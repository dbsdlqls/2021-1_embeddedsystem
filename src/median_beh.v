==> flow/design.v <==
`timescale 1ns/1ns
module MEDIAN(Go, A_Addr, A_Data, Out_Addr, Out_Data,
							A_RW, A_EN, Out_RW, Out_EN, Done, Clk, Rst);
	input Go;
	input [(8-1):0] A_Data;
	output reg [(8-1):0] A_Addr;
	output reg [(8-3-1):0] Out_Addr;
	output reg [(8-1):0] Out_Data;
	output reg A_RW, A_EN, Out_RW, Out_EN, Done;
	input Rst, Clk;
	reg [3:0] State;
	reg [(8-1):0] Arr[0: (2**3-1)];
	integer I, J, K, L, M;
	integer Index;
	parameter S0 = 4'b0000, S1 = 4'b0001, S2 = 4'b0010, S3a = 4'b0011, S3 = 4'b0100,
						S4 = 4'b0101, S5 = 4'b0110, S6 = 4'b0111, S7 = 4'b1000, S8 = 4'b1001,
						S9 = 4'b1010, S10 = 4'b1011, S11 = 4'b1100;
	always @(posedge Clk) begin
		if (Rst==1'b1) begin
			A_Addr <= {8{1'b0}};
			Out_Addr <= {(8-3){1'b0}};
			Out_Data <= {8{1'b0}};
			A_RW <= 1'b0; A_EN <= 1'b0; Out_RW <= 1'b0; Out_EN <= 1'b0;
			Done <= 1'b0;
			State <= S0;
			I <= 0; J <= 0; K <= 0; L <= 0; M <= 0;
			for(Index=0;Index<(2**3);Index=Index+1)
				Arr[Index] <= {8{1'b0}};
		end
		else begin
			A_Addr <= {8{1'b0}};
			Out_Addr <= {(8-3){1'b0}};
			Out_Data <= {8{1'b0}};
			A_RW <= 1'b0; A_EN <= 1'b0; Out_RW <= 1'b0; Out_EN <= 1'b0;
			Done <= 1'b0;
			case (State)
				S0: begin
					I <= 0; J <= 0;
					if (Go==1'b1) State <= S1;
					else State <= S0;
				end
				S1: begin
					M <= 0;
					State <= S2;
				end
				S2: begin
					if (M<8) begin
						A_Addr <= I;
						A_RW <= 1'b0;
						A_EN <= 1'b1;
						State <= S3a;
					end
					else State <= S4;
				end
				S3a:
					State <= S3;
				S3: begin
					Arr[M] <= A_Data;
					M <= M + 1;
					I <= I + 1;
					State <= S2;
				end
				S4: begin
					L <= 0;
					State <= S5;
				end
				S5: begin
					K <= L + 1;
					if (L<8) State <= S6;
					else State <= S11;
				end
				S6: begin
					if (K<8) State <= S7;
					else State <= S10;
				end
				S7: begin
					if (Arr[L]>Arr[K]) State <= S8;
					else State <= S9;
				end
				S8: begin
					Arr[L] <= Arr[K];
					Arr[K] <= Arr[L];
					State <= S9;
				end
				S9: begin
					K <= K + 1;
					State <= S6;
				end
				S10: begin
					L <= L + 1;
					State <= S5;
				end
				S11: begin
					Out_Addr <= J;
					Out_Data <= (Arr[(2**3)/2-1]+Arr[(2**3)/2])/2;
					Out_RW <= 1'b1;
					Out_EN <= 1'b1;
					J <= J + 1;
					if (I<2**8) State <= S1;
					else begin
						State <= S0;
						Done <= 1'b1;
					end
				end
			endcase
		end
	end
endmodule
### Tool chain data of MEDIAN

The steps from the RTL of MEDIAN to its reports follow in flow order.
Line numbers count from 1 in the design file above.
Operators: Yosys type, input widths -> output width; for muxes data width and select width s.
Cell names lack the library's common part.
The mark - stands for no value.

| design | value |
|---|---|
| design top | MEDIAN |
| clock input | Clk |
| standard-cell library | sky130hd |
| library corner | tt_025C_1v80 |

### Word level

Counts by Yosys on the flattened word-level netlist (proc, flatten, opt, wreduce; memories kept). Print and check cells are left out.
Memory sizes are those after Yosys's memory passes, which may raise the word count (mostly to a power of two), join words into wider ones and drop unused or constant bits.

| bit counts | value |
|---|---|
| register bits | 188 |
| bits in latches | 0 |
| memory bits (writable) | 64 |
| memory bits (read-only) | 0 |
| memories | 1 |
| output and inout port bits | 26 |
| cells after elaboration | 91 |

Memory list:

| memory | words | bits a word | line | text |
|---|---|---|---|---|
| Arr | 8 | 8 | 12 | `reg [(8-1):0] Arr[0: (2**3-1)];` |

| cells by class | value |
|---|---|
| $add $sub $neg | 6 |
| $mul | 0 |
| divide/modulo/power cells | 0 |
| order comparisons | 5 |
| equality and inequality tests | 12 |
| shifts and indexed selects | 0 |
| multiplexer cells | 39 |
| bitwise gates (word level) | 3 |
| reductions and logical operators | 13 |

Operator list:

| cell | count |
|---|---|
| $pmux 32 s2 | 5 |
| $add 32x2->32 const B | 5 |
| $lt 32x5->1 const B | 3 |
| $mux 8 | 7 |
| $pmux 4 s11 | 1 |
| $mux 3 | 12 |
| $lt 32x10->1 const B | 1 |
| $eq 4x4->1 const B | 5 |
| $eq 4x3->1 const B | 4 |
| $reduce_bool 11->1 | 1 |
| $mux 1 | 11 |
| $reduce_bool 2->1 | 5 |
| $add 8x8->9 | 1 |
| $reduce_or 2->1 | 4 |
| $eq 4x2->1 const B | 2 |
| $gt 8x8->1 | 1 |
| $reduce_or 8->1 | 1 |
| $eq 4x1->1 const B | 1 |
| $logic_not 4->1 | 1 |
| $mux 4 | 1 |
| $mux 2 | 2 |
| $not 1->1 | 3 |
| $reduce_or 3->1 | 1 |

### Logic depth

Depth = most cells in a row (Yosys ltp): at word level without a register or memory, in the mapped netlist without a sequential cell, where the memories' decode and read muxes count.

| depth | value |
|---|---|
| depth after elaboration | 5 |
| ABC_AREA | 0 |
| mapped depth | 11 |
| gate-level depth less buffers | 9 |

### Mapped cells and area

The flow's flattened synthesis, as Yosys stat reports it; memories are mapped. The netlist is that of the ABC_AREA named above (0 if unset); the other value can give another one.
Totals and module areas in this step are rounded.

| synthesis totals | value |
|---|---|
| cells in the netlist | 1469 |
| chip area (Yosys) | 13000 sq um |
| sequential area | 5400 sq um |
| flip-flops | 240 |
| buffers | 99 |

Cell types:

| cell type | count |
|---|---|
| dfxtp_1 | 176 |
| edfxtp_1 | 64 |
| nand2_1 | 194 |
| mux4_2 | 32 |
| o31ai_1 | 69 |
| nor2_1 | 125 |
| nand4_1 | 62 |
| a21oi_1 | 71 |
| nand3_1 | 60 |
| clkbuf_1 | 75 |
| mux2i_1 | 26 |
| ha_1 | 20 |
| mux2_2 | 22 |
| nor4_1 | 38 |
| and3_1 | 34 |
| nor3_1 | 37 |
| o21ai_0 | 37 |
| xor2_1 | 17 |

Not listed: further types 50, cells in them 310.

### Timing after synthesis

OpenSTA on the mapped netlist: ideal clock, no wires. The path of least setup slack (recovery checks aside). Input and output delay are each 20% of the period. Register names are those of the netlist, which keeps one name where synthesis merged equal registers.

| timing path after synthesis | value |
|---|---|
| kind | input port to flip-flop |
| start point | input Rst |
| end point | memory Arr[4][0] |
| period | 4.85 ns |
| input delay | 0.970 ns |
| library setup time | 0.329 ns |
| time at the first pin | 0.970 ns |
| arrival time | 2.667 ns |
| data required time | 4.521 ns |
| path slack | 1.854 ns |
| delay of the path | 2.026 ns |
| driving pins on the path | 7 |
| buffers on the path | 3 |
| period reached after synthesis | 2.996 ns |

"delay of the path" = arrival - input delay + setup time.
"driving pins on the path" counts driving pins, that of a launching flip-flop among them; a cell with two outputs on the path counts twice.
"period reached after synthesis" is the clock period less the worst setup slack; recovery checks do not enter. This is arithmetic on one report: input and output delays are still those of the set period (20% each).
Between the ends stands the longest chain of elaborated cells between them, by number of cells; it is not shown to be the way that was timed. Of several equally long chains one is given.
A line is the first line of the expression or statement that the cell stems from. Yosys adds cells for indexed reads and writes and turns some case tables into memories.
Only ways into the end's enable, where the timed path ends, are counted here.

| on the way, after synthesis | value |
|---|---|
| cells stage by stage | clkbuf_1 nand2b_1 clkbuf_1 nor3_1 clkbuf_1 nor2_1 nand2_1 |
| length of the longest elaborated chain | 3 |
| elaborated cells between the ends (all ways) | 9 |
| RTL lines with such cells | 1 |
| those cells by class | mux: 8; reduce/logical: 1 |

Ends and longest elaborated chain, after synthesis:

| element | line | text |
|---|---|---|
| start: declaration | 10 | `input Rst, Clk;` |
| $mux 1 | 19 | `if (Rst==1'b1) begin` |
| $reduce_or 8->1 | - |  |
| $mux 3 | - |  |
| end: declaration | 12 | `reg [(8-1):0] Arr[0: (2**3-1)];` |

### Path in the finished layout

From the final timing report of job 1: the path of least setup slack in the routed layout; clock arrival at registers is part of the times.

| timing path post-layout | value |
|---|---|
| kind | flip-flop to flip-flop |
| start point | register (name not given) |
| end point | register State |
| period | 3.63 ns |
| library setup time | 0.05 ns |
| time at the first pin | 0.55 ns |
| arrival time | 3.35 ns |
| data required time | 4.14 ns |
| path slack | 0.79 ns |
| driving pins on the path | 8 |
| buffers on the path | 0 |

An end named without its bit number is one bit of that signal or, where synthesis recoded a state register, one of its new flip-flops.
A register here has more assigning lines than the two given.

| on the way, post-layout | value |
|---|---|
| cells stage by stage | dfxtp_1 mux4_2 mux2_2 ha_1 a21o_1 a21o_1 a21oi_1 a31o_2 |

Ends and longest elaborated chain, post-layout:

| element | line | text |
|---|---|---|
| end: assignment | 25 | `State <= S0;` |
| end: assignment | 51 | `State <= S3a;` |
| end: declaration | 11 | `reg [3:0] State;` |

No chain of elaborated cells between the ends is given.

Top module MEDIAN; platform sky130hd; tools Yosys and OpenROAD; 2 stored runs in no particular order. Input and output delays are each 20% of the period that was set; the output load is 0.01 pF.
"period reached" = clock period - worst setup slack. The figure is calculated, with input and output delays left at 20% of the set period.
"critical path time" means the part of the period allowed to the worst setup path (the constraints hold back 20% at inputs and 20% at outputs) less its slack; where the path has registers, the arrival times of their clocks count too.
By "total design power" is meant OpenSTA's value without simulated activity: inputs other than the clock are taken to toggle once in ten clock periods, and the tool carries that through the logic.
Measured values are rounded.

#### Job 1

| setting | value |
|---|---|
| period_ns | `3.63` |
| CAP_MARGIN | `20` |
| CORE_MARGIN | `2` |
| CORE_UTILIZATION | `40` |
| SLEW_MARGIN | `20` |

| result | value |
|---|---|
| critical path time | 2.84 ns |
| worst setup path kind | flip-flop to flip-flop |
| lowest setup slack | 0.79 ns |
| total negative slack | 0.000 ns |
| netlist area reported by Yosys | 13000 sq um |
| total design power | 5.9 mW |
| final design utilization | 46% |
| period reached | 2.839 ns |
| die size | 34000 sq um |
| standard-cell area after routing | 15000 sq um |
| lowest hold slack | 0.44 ns |

#### Job 2

| setting | value |
|---|---|
| period_ns | `4.09` |
| CORE_UTILIZATION | `41` |
| SETUP_SLACK_MARGIN | `0.37` |
| PLACE_DENSITY_LB_ADDON | `0.04` |
| HOLD_SLACK_MARGIN | `0.18` |
| CORE_ASPECT_RATIO | `0.54` |
| CORE_MARGIN | `4` |
| TNS_END_PERCENT | `65` |
| CTS_CLUSTER_DIAMETER | `114` |
| CAP_MARGIN | `10` |
| SLEW_MARGIN | `35` |
| MAX_ROUTING_LAYER | `met4` |

| result | value |
|---|---|
| critical path time | 3.04 ns |
| worst setup path kind | flip-flop to flip-flop |
| lowest setup slack | 1.0 ns |
| total negative slack | 0.000 ns |
| netlist area reported by Yosys | 13000 sq um |
| total design power | 5.2 mW |
| final design utilization | 48% |
| period reached | 3.041 ns |
| die size | 35000 sq um |
| standard-cell area after routing | 15000 sq um |
| lowest hold slack | 0.46 ns |
